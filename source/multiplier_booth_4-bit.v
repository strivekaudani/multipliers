==> flow/design.v <==
`timescale 1ns / 1ps
module mult_booth(
		input wire clk,
		input wire rst_n,
		input wire start,
		input wire [3:0] a,
		input wire [3:0] b,
		output reg [7:0] c
		);
  reg [7:0]  c_next;
  reg        state_next;
  reg [16:0] product_next;
  reg [3:0]  bit_count_next;
  reg [7:0]  multiplicand_next;
  reg [7:0]  multiplicand;
  reg [7:0]  multiplier;
  reg [16:0] product_current;
  reg	     state_current;
  reg [1:0]  control_bits;  
  reg [3:0]  bit_count_current;
  parameter S0_IDLE     = 1'b0;
  parameter S1_MULTIPLY = 1'b1;
  always @(posedge clk or negedge rst_n)
    begin
      if(rst_n == 1'b0)begin
	control_bits      <= 2'b00;
	product_current   <= 17'd0;
	bit_count_current <= 4'd8;
	c 		  <= 8'd0;
	state_current     <= S0_IDLE;
	multiplicand      <= 8'h00;
      end else begin
	control_bits      <= {product_next[1], product_next[0]};
	product_current   <= product_next;
	bit_count_current <= bit_count_next;
	c 		  <= c_next;
	state_current     <= state_next;
	multiplicand      <= multiplicand_next;
      end
    end
  always @(*)
    begin
      c_next = c;
      bit_count_next = bit_count_current;
      product_next   = product_current;
      state_next     = state_current;
      multiplicand_next = multiplicand;
      case(state_current)
	S0_IDLE: begin
	  if(start == 1'b1) begin
	    multiplicand_next = { {4{a[3]}}, {a[3:0]}};
	    multiplier        = { {4{b[3]}}, {b[3:0]}};
	    product_next[16:9] = 8'd0;
	    product_next[8:1] = multiplier; 
	    product_next[0] = 1'b0;
	    state_next = S1_MULTIPLY;
	  end
	end
	S1_MULTIPLY: begin
	  bit_count_next = bit_count_current - 1'b1;
	  case(control_bits)
	    2'b01: begin  
	      product_next[16] = 1'b0;
	      product_next[15:8] = product_current[16:9] + multiplicand;
	      product_next[7:0] = product_current[8:1];
	    end
	    2'b10: begin  
	      product_next[16] = 1'b0;
	      product_next[15:8] = product_current[16:9] - multiplicand;
	      product_next[7:0] = product_current[8:1];
	    end
	    default: begin  
	      product_next[16] = 1'b0;
	      product_next[15:0] = product_current[16:1];
	    end
	  endcase
	  if(bit_count_current == 4'd0)begin
	      c_next = product_current[8:1];
	      state_next = S0_IDLE;
	      bit_count_next = 4'd8;
	  end
	end 
	default: begin
	  state_next = S0_IDLE;
	end 
      endcase
    end 
endmodule
* Tool chain data of mult_booth *
What the tools print for mult_booth, step after step.
Lines are those of the file above, counted from 1.
Operators: Yosys type, input widths -> output width; for muxes data width and select width s.
Library cell names are shortened.
A cell with - has no value.

inputs
  top = mult_booth
  clock = clk
  library = sky130hd
  timing corner = tt_025C_1v80

* Elaborated design *
Yosys after proc, flatten, opt, wreduce and memory -nomap, before mapping. Memory bits, and registers merged into a memory's read port (data or address), are not among the register bits. Print and check cells are not counted.

bit counts
  register bits = 40
  input port bits = 11
  output and inout port bits = 8
  word-level cells = 32

operators by class
  bitwise operators = 1
  equality and inequality tests = 4
  reduce/logical cells = 3
  multiplexer cells = 14
  add/sub/neg operators = 3

operator list
  operator             number
  $mux 8               6
  $pmux 17 s2          1
  $pmux 8 s2           1
  $add 8x8->8          1
  $sub 8x8->8          1
  $mux 4               2
  $reduce_and 2->1     2
  $sub 4x1->4 const B  1
  $logic_not 4->1      1
  $mux 1               3
  $eq 2x1->1 const B   1
  $ne 2x1->1 const B   1
  $eq 2x2->1 const B   1
  $ne 2x2->1 const B   1
  $pmux 1 s2           1
  $not 1->1            1

* Longest topological paths *
Longest topological path by Yosys (ltp), each cell counted once; first at word level (registers and memories cut), then after technology mapping (sequential cells cut; the memories' decode and read muxes count).

depth
  depth in word-level cells = 3
  ABC_AREA = 0
  depth in mapped cells = 11
  depth with buffers taken out = 11

* Mapped cells and area *
Yosys stat after the flow's synthesis: flattened, memories mapped to cells. It holds for the ABC_AREA given above (unset counts as 0); a run with the other value may have another netlist.
The area totals of this step are shown rounded.

mapped netlist
  synthesis area = 0.001789 mm^2
  area of sequential cells = 0.000827 mm^2
  cell count = 172
  buffers = 5
  mapped flip-flops = 33

cells by type
  cell type  number  area in all (um^2)
  dfrtp_1    32      800.768
  ha_1       10      125.12
  mux2_2     11      123.869
  mux2i_1    9       90.086
  o21ai_0    17      85.082
  nand2_1    22      82.579
  a21oi_1    10      50.048
  xnor2_1    4       35.034
  inv_1      9       33.782
  nor2_1     8       30.029
  a22o_1     3       26.275
  dfstp_2    1       26.275
  a21o_1     3       22.522
  nor4_4     1       21.27
  fa_1       1       20.019
  nor3_1     4       20.019
  xor2_1     2       17.517
  clkbuf_1   4       15.014

Not listed: further types 18, cells in them 21.

* Path before layout *
OpenSTA on the mapped netlist: ideal clock, no wires. The path of least setup slack (recovery checks aside). Input and output delay are each 20% of the period. Register names are those of the netlist, which keeps one name where synthesis merged equal registers.

timing path post-synthesis
  path type = reg2reg
  from = reg multiplicand[2]
  to = reg (no name shown)
  data arrival time = 2439 ps
  path delay = 2565 ps
  launch time at the first pin = 0 ps
  driving pins on the path = 10
  required time = 2674 ps
  path slack = 234 ps
  clock period = 2800 ps
  buffers on the path = 0
  library setup time = 126 ps
  synthesis period reached = 2566 ps

"path delay" = arrival - input delay + setup time.
"driving pins on the path" counts driving pins, that of a launching flip-flop among them; a cell with two outputs on the path counts twice.
"synthesis period reached" = period - worst setup slack (recovery checks aside). The figure is calculated, with input and output delays left at 20% of the set period.
The rows between start and end are the longest chain of elaborated cells between them; the timing report does not say that the signal goes this way. Where chains are equally long, one stands for them.
A line is the first line of the expression or statement that the cell stems from. Yosys adds cells for indexed reads and writes and turns some case tables into memories.

between the ends, post-synthesis
  cell sequence = dfrtp_1 > or3_1 > ha_1 > mux2_2 > ha_1 > o21ai_0 > o21bai_1 > a21oi_2 > xnor2_1 > a311o_1
  length of the longest elaborated chain = 3
  elaborated cells between the ends (all ways) = 4
  source lines of those cells = 4
  classes of those cells = add/sub (2); mux (2)

ends and longest elaborated chain, post-synthesis
  element          RTL line  source
  start, declared  15        reg [7:0]  multiplicand;
  start, assigned  31        multiplicand <= 8'h00;
  start, assigned  38        multiplicand <= multiplicand_next;
  $sub 8x8->8      69
  $pmux 8 s2       61        case(control_bits)
  $pmux 17 s2      48        case(state_current)
  end, assigned    27
  end, assigned    34
  end, declared    17

* Timing after layout *
Path of least setup slack in the final report of job 2 (OpenROAD, finished layout, wires in). Where an end is a register, its clock arrival counts in the times.
The path's times are printed in steps of 10 ps; the period is the one set.

timing path after layout
  path type = reg2reg
  from = reg multiplicand[2]
  to = reg (no name shown)
  driving pins on the path = 10
  library setup time = 110 ps
  path slack = 460 ps
  data arrival time = 2930 ps
  buffers on the path = 0
  launch time at the first pin = 290 ps
  required time = 3400 ps
  clock period = 3220 ps

The rows between start and end are the longest chain of elaborated cells between them; the timing report does not say that the signal goes this way. Where chains are equally long, one stands for them.

between the ends, after layout
  cell sequence = dfrtp_1 > or3_1 > ha_1 > mux2_2 > ha_1 > o21ai_0 > o21bai_1 > a21oi_2 > xnor2_1 > a311o_1
  length of the longest elaborated chain = 3
  elaborated cells between the ends (all ways) = 4
  source lines of those cells = 4
  classes of those cells = add/sub (2); mux (2)

ends and longest elaborated chain, after layout
  element          RTL line  source
  start, declared  15        reg [7:0]  multiplicand;
  start, assigned  31        multiplicand <= 8'h00;
  start, assigned  38        multiplicand <= multiplicand_next;
  $sub 8x8->8      69
  $pmux 8 s2       61        case(control_bits)
  $pmux 17 s2      48        case(state_current)
  end, assigned    27
  end, assigned    34
  end, declared    17

Ticket comment

Flow measurements of mult_booth on sky130hd: 2 stored runs with different settings, listed in no order. Input and output delays are each 20% of the period that was set; the output load is 0.01 pF.
"achieved period" = clock period - worst setup slack. The figure is calculated, with input and output delays left at 20% of the set period.
"allowed time less slack (worst setup path)": the worst setup path's part of the clock period (all of it between registers, 20% less for each end at a port) less its slack. A launch clock that arrives late makes it longer, a capture clock that arrives late makes it shorter.
"power" rests on the timing tool's default activity at the inputs, not on a simulated workload.
"allowed time less slack (worst setup path)" is known to 10 ps.
The measured numbers are rounded.
Settings: n/a = not set for that run.
Among the results, n/a means that no value is shown for the run.

setting or result                                job 1  job 2
period_ns                                        3.5    3.22
CORE_UTILIZATION                                 68     40
PLACE_DENSITY_LB_ADDON                           0.22   n/a
CORE_ASPECT_RATIO                                0.67   n/a
CELL_PAD_IN_SITES_DETAIL_PLACEMENT               1      n/a
ABC_AREA                                         0      n/a
GPL_TIMING_DRIVEN                                0      n/a
CTS_CLUSTER_SIZE                                 60     n/a
MAX_ROUTING_LAYER                                met5   n/a
CAP_MARGIN                                       20     20
CORE_MARGIN                                      2      2
SLEW_MARGIN                                      20     20
SETUP_SLACK_MARGIN                               n/a    0.21
standard-cell area after routing (mm^2)          n/a    0.002157
die area (mm^2)                                  n/a    0.005024
Yosys chip area after synthesis (mm^2)           n/a    0.001789
achieved period (ps)                             n/a    2756
total negative slack on setup checks (ps)        n/a    0
final design utilization (%)                     n/a    49.9
lowest hold slack (ps)                           n/a    485
allowed time less slack (worst setup path) (ps)  n/a    2760
worst setup path type                            n/a    reg2reg
worst setup slack after layout (ps)              n/a    464
power (mW)                                       n/a    2.839

Job 1: no results, placement failed with DPL-0033
