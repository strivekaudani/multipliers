==> flow/design.v <==
`timescale 1ns/1ps
module mult_ver(
	input wire clk,
	input wire rst_n,
	input wire signed [3:0] a,
	input wire signed [3:0] b,
	output reg signed [7:0] c
	);
always @(posedge clk or negedge rst_n)
	begin
		if (rst_n == 1'b0) begin
			c <= 8'h00;
		end else begin
			c <= a * b;
		end
	end
endmodule
== Step by step through the tools: mult_ver ==
The steps from the RTL of mult_ver to its reports follow in flow order.
Lines are those of the file above, counted from 1.
Operators carry their Yosys type and port widths (W data, S select, Z words).
Library cell names are shortened.
The mark n/a stands for no value.

* Design top: mult_ver
* Clock input: clk
* Cell library: sky130hd
* Library corner: tt_025C_1v80

== After elaboration ==
Source: Yosys, flattened and elaborated, memories not mapped. Widths are those after wreduce; folded enables and synchronous resets count as part of the registers. Registers that Yosys merges into a memory's read port (data or address) are not register bits. Print and check cells do not count. Equal cells are merged and count once.

* Register bits: 8
* Output and inout bits: 8
* Elaborated cells: 2
* Bits of input ports: 10

* $mul: 1

{| class="wikitable"
|+ Operator list
! cell !! count
|-
| $mul A4 B4 Y8 || 1
|}

== Depth ==
Longest topological path by Yosys (ltp), each cell counted once; first at word level (registers and memories cut), then after technology mapping (sequential cells cut; the memories' decode and read muxes count).

* Word-level depth: 1
* ABC_AREA: 0
* Mapped depth: 11
* Mapped depth without buffers: 11

== After synthesis ==
Source: synth_stat.txt of the flow (Yosys; design flattened, memories mapped). It holds for the ABC_AREA given above (unset counts as 0); a run with the other value may have another netlist.

* Buffer cells: 0
* Mapped area: 765.7 µm²
* Cells in the netlist: 67
* Sequential area: 200.2 µm²
* Flip-flops: 8

{| class="wikitable"
|+ Cell types
! type !! count !! area in all (µm²)
|-
| dfrtp_1 || 8 || 200.192
|-
| fa_1 || 9 || 180.173
|-
| ha_1 || 12 || 150.144
|-
| and2_1 || 9 || 56.304
|-
| inv_1 || 12 || 45.043
|-
| xnor2_1 || 3 || 26.275
|-
| xnor3_1 || 1 || 22.522
|-
| xnor2_2 || 1 || 16.266
|-
| a21o_1 || 2 || 15.014
|-
| a21oi_1 || 2 || 10.01
|-
| xor2_1 || 1 || 8.758
|-
| nand2_1 || 2 || 7.507
|-
| nor2_1 || 2 || 7.507
|-
| o21bai_1 || 1 || 7.507
|-
| nand2_2 || 1 || 6.256
|-
| nand2b_1 || 1 || 6.256
|}

== Timing after synthesis ==
Source: OpenSTA report_checks on the synthesized netlist (no wires, ideal clock, input and output delay 20% of the period each), path of least setup slack; recovery checks are left aside. Register names are those of the netlist, which keeps one name where synthesis merged equal registers.

* Kind: input -> register
* Start: in a[0]
* End: reg c[7]
* Data required time: 3.386 ns
* External input delay: 0.702 ns
* Setup time: 0.124 ns
* Buffers on the path: 0
* Data arrival time: 3.399 ns
* Delay of the path: 2.821 ns
* Time at the first pin: 0.702 ns
* Period: 3.51 ns
* Setup slack: -0.013 ns
* Stages on the path: 10
* Synthesis period reached: 3.523 ns

"delay of the path" is the arrival time less input delay plus setup time.
"stages on the path" counts driving pins, that of a launching flip-flop among them; a cell with two outputs on the path counts twice.
"synthesis period reached" is the clock period less the worst setup slack; recovery checks do not enter. This is arithmetic on one report: input and output delays are still those of the set period (20% each).
The rows between start and end are the longest chain of elaborated cells between them; the timing report does not say that the signal goes this way. Where chains are equally long, one stands for them.
Each line given opens the expression or statement behind the cell; cells for indexed reads and writes are added by Yosys, which also makes memories of some case tables.

* Path through: nand2b_1 -> fa_1 -> fa_1 -> fa_1 -> inv_1 -> ha_1 -> fa_1 -> a21o_1 -> a21oi_1 -> xnor2_1
* Length of the longest elaborated chain: 1
* Elaborated cells between the ends (all ways): 1
* RTL lines with such cells: 1
* Classes of those cells: mul: 1

{| class="wikitable"
|+ Ends and longest elaborated chain, post-synthesis
! element !! RTL line !! RTL
|-
| start, declared || 5 || <nowiki>input wire signed [3:0] a,</nowiki>
|-
| $mul A4 B4 Y8 || 14 || <nowiki>c <= a * b;</nowiki>
|-
| end, assigned || 12 || <nowiki>c <= 8'h00;</nowiki>
|-
| end, assigned || 14 ||
|-
| end, declared || 7 || <nowiki>output reg signed [7:0] c</nowiki>
|}

== Path in the finished layout ==
Path of least setup slack in the final report of flow run 1 (OpenROAD, finished layout, wires in). Where an end is a register, its clock arrival counts in the times.

* Kind: input -> register
* Start: in a[0]
* End: reg c[7]
* Period: 3.83 ns
* Stages on the path: 11
* Data arrival time: 3.91 ns
* Setup slack: 0.10 ns
* External input delay: 0.77 ns
* Setup time: 0.08 ns
* Buffers on the path: 1
* Time at the first pin: 0.77 ns
* Data required time: 4.01 ns

The rows between start and end are the longest chain of elaborated cells between them; the timing report does not say that the signal goes this way. Where chains are equally long, one stands for them.

* Path through: clkdlybuf4s50_1 -> nand2b_4 -> fa_1 -> fa_1 -> fa_1 -> inv_1 -> ha_2 -> fa_2 -> a21o_1 -> a21oi_2 -> xnor2_1
* Length of the longest elaborated chain: 1
* Elaborated cells between the ends (all ways): 1
* RTL lines with such cells: 1
* Classes of those cells: mul: 1

{| class="wikitable"
|+ Ends and longest elaborated chain, after layout
! element !! RTL line !! RTL
|-
| start, declared || 5 || <nowiki>input wire signed [3:0] a,</nowiki>
|-
| $mul A4 B4 Y8 || 14 || <nowiki>c <= a * b;</nowiki>
|-
| end, assigned || 12 || <nowiki>c <= 8'h00;</nowiki>
|-
| end, assigned || 14 ||
|-
| end, declared || 7 || <nowiki>output reg signed [7:0] c</nowiki>
|}

Subject: mult_ver on sky130hd, stored results

Hello all,

Flow measurements of mult_ver on sky130hd: 2 stored runs with different settings, listed in no order. Input and output delays are each 20% of the period that was set; the output load is 0.01 pF.
"clock period achieved": clock period set for the run, less the worst setup slack. It is reckoned from that one timing run; input and output delays stay at 20% of the period that was set.
"worst path time" = time allowed to the worst setup path (clock period - input delay - output delay, where it has them) - its slack; a late launch clock adds to it, a late capture clock takes from it.
"total design power" is the tool's figure for a default switching activity; nothing was simulated.

=== Flow run 1 ===
{| class="wikitable"
! Setting !! Value
|-
| period_ns || 3.83
|-
| CORE_UTILIZATION || 60
|-
| CAP_MARGIN || 20
|-
| CORE_MARGIN || 2
|-
| SLEW_MARGIN || 20
|-
! Result !! Value
|-
| Chip area after synthesis (Yosys) || 765.7 µm²
|-
| Die area || 1578.1 µm²
|-
| Standard-cell area after layout || 1069.8 µm²
|-
| Utilization of the finished layout || 92.5 %
|-
| Lowest setup slack || 0.101 ns
|-
| Sum of negative setup slack || 0.000 ns
|-
| Total design power || 0.4339 mW
|-
| Clock period achieved || 3.729 ns
|-
| Worst path time || 2.96 ns
|-
| Critical path kind || input -> register
|}

=== Flow run 2 ===
{| class="wikitable"
! Setting !! Value
|-
| period_ns || 6.22
|-
| CORE_UTILIZATION || 34
|-
| PLACE_DENSITY_LB_ADDON || 0.08
|-
| CORE_ASPECT_RATIO || 1.04
|-
| TNS_END_PERCENT || 50
|-
| GPL_ROUTABILITY_DRIVEN || 1
|-
| CAP_MARGIN || 35
|-
| SLEW_MARGIN || 0
|-
| CORE_MARGIN || 2
|-
! Result !! Value
|-
| Chip area after synthesis (Yosys) || 765.7 µm²
|-
| Die area || 2647.8 µm²
|-
| Standard-cell area after layout || 993.5 µm²
|-
| Utilization of the finished layout || 46.7 %
|-
| Lowest setup slack || 1.888 ns
|-
| Sum of negative setup slack || 0.000 ns
|-
| Total design power || 0.2348 mW
|-
| Clock period achieved || 4.332 ns
|-
| Worst path time || 3.09 ns
|-
| Critical path kind || input -> register
|}

Thanks
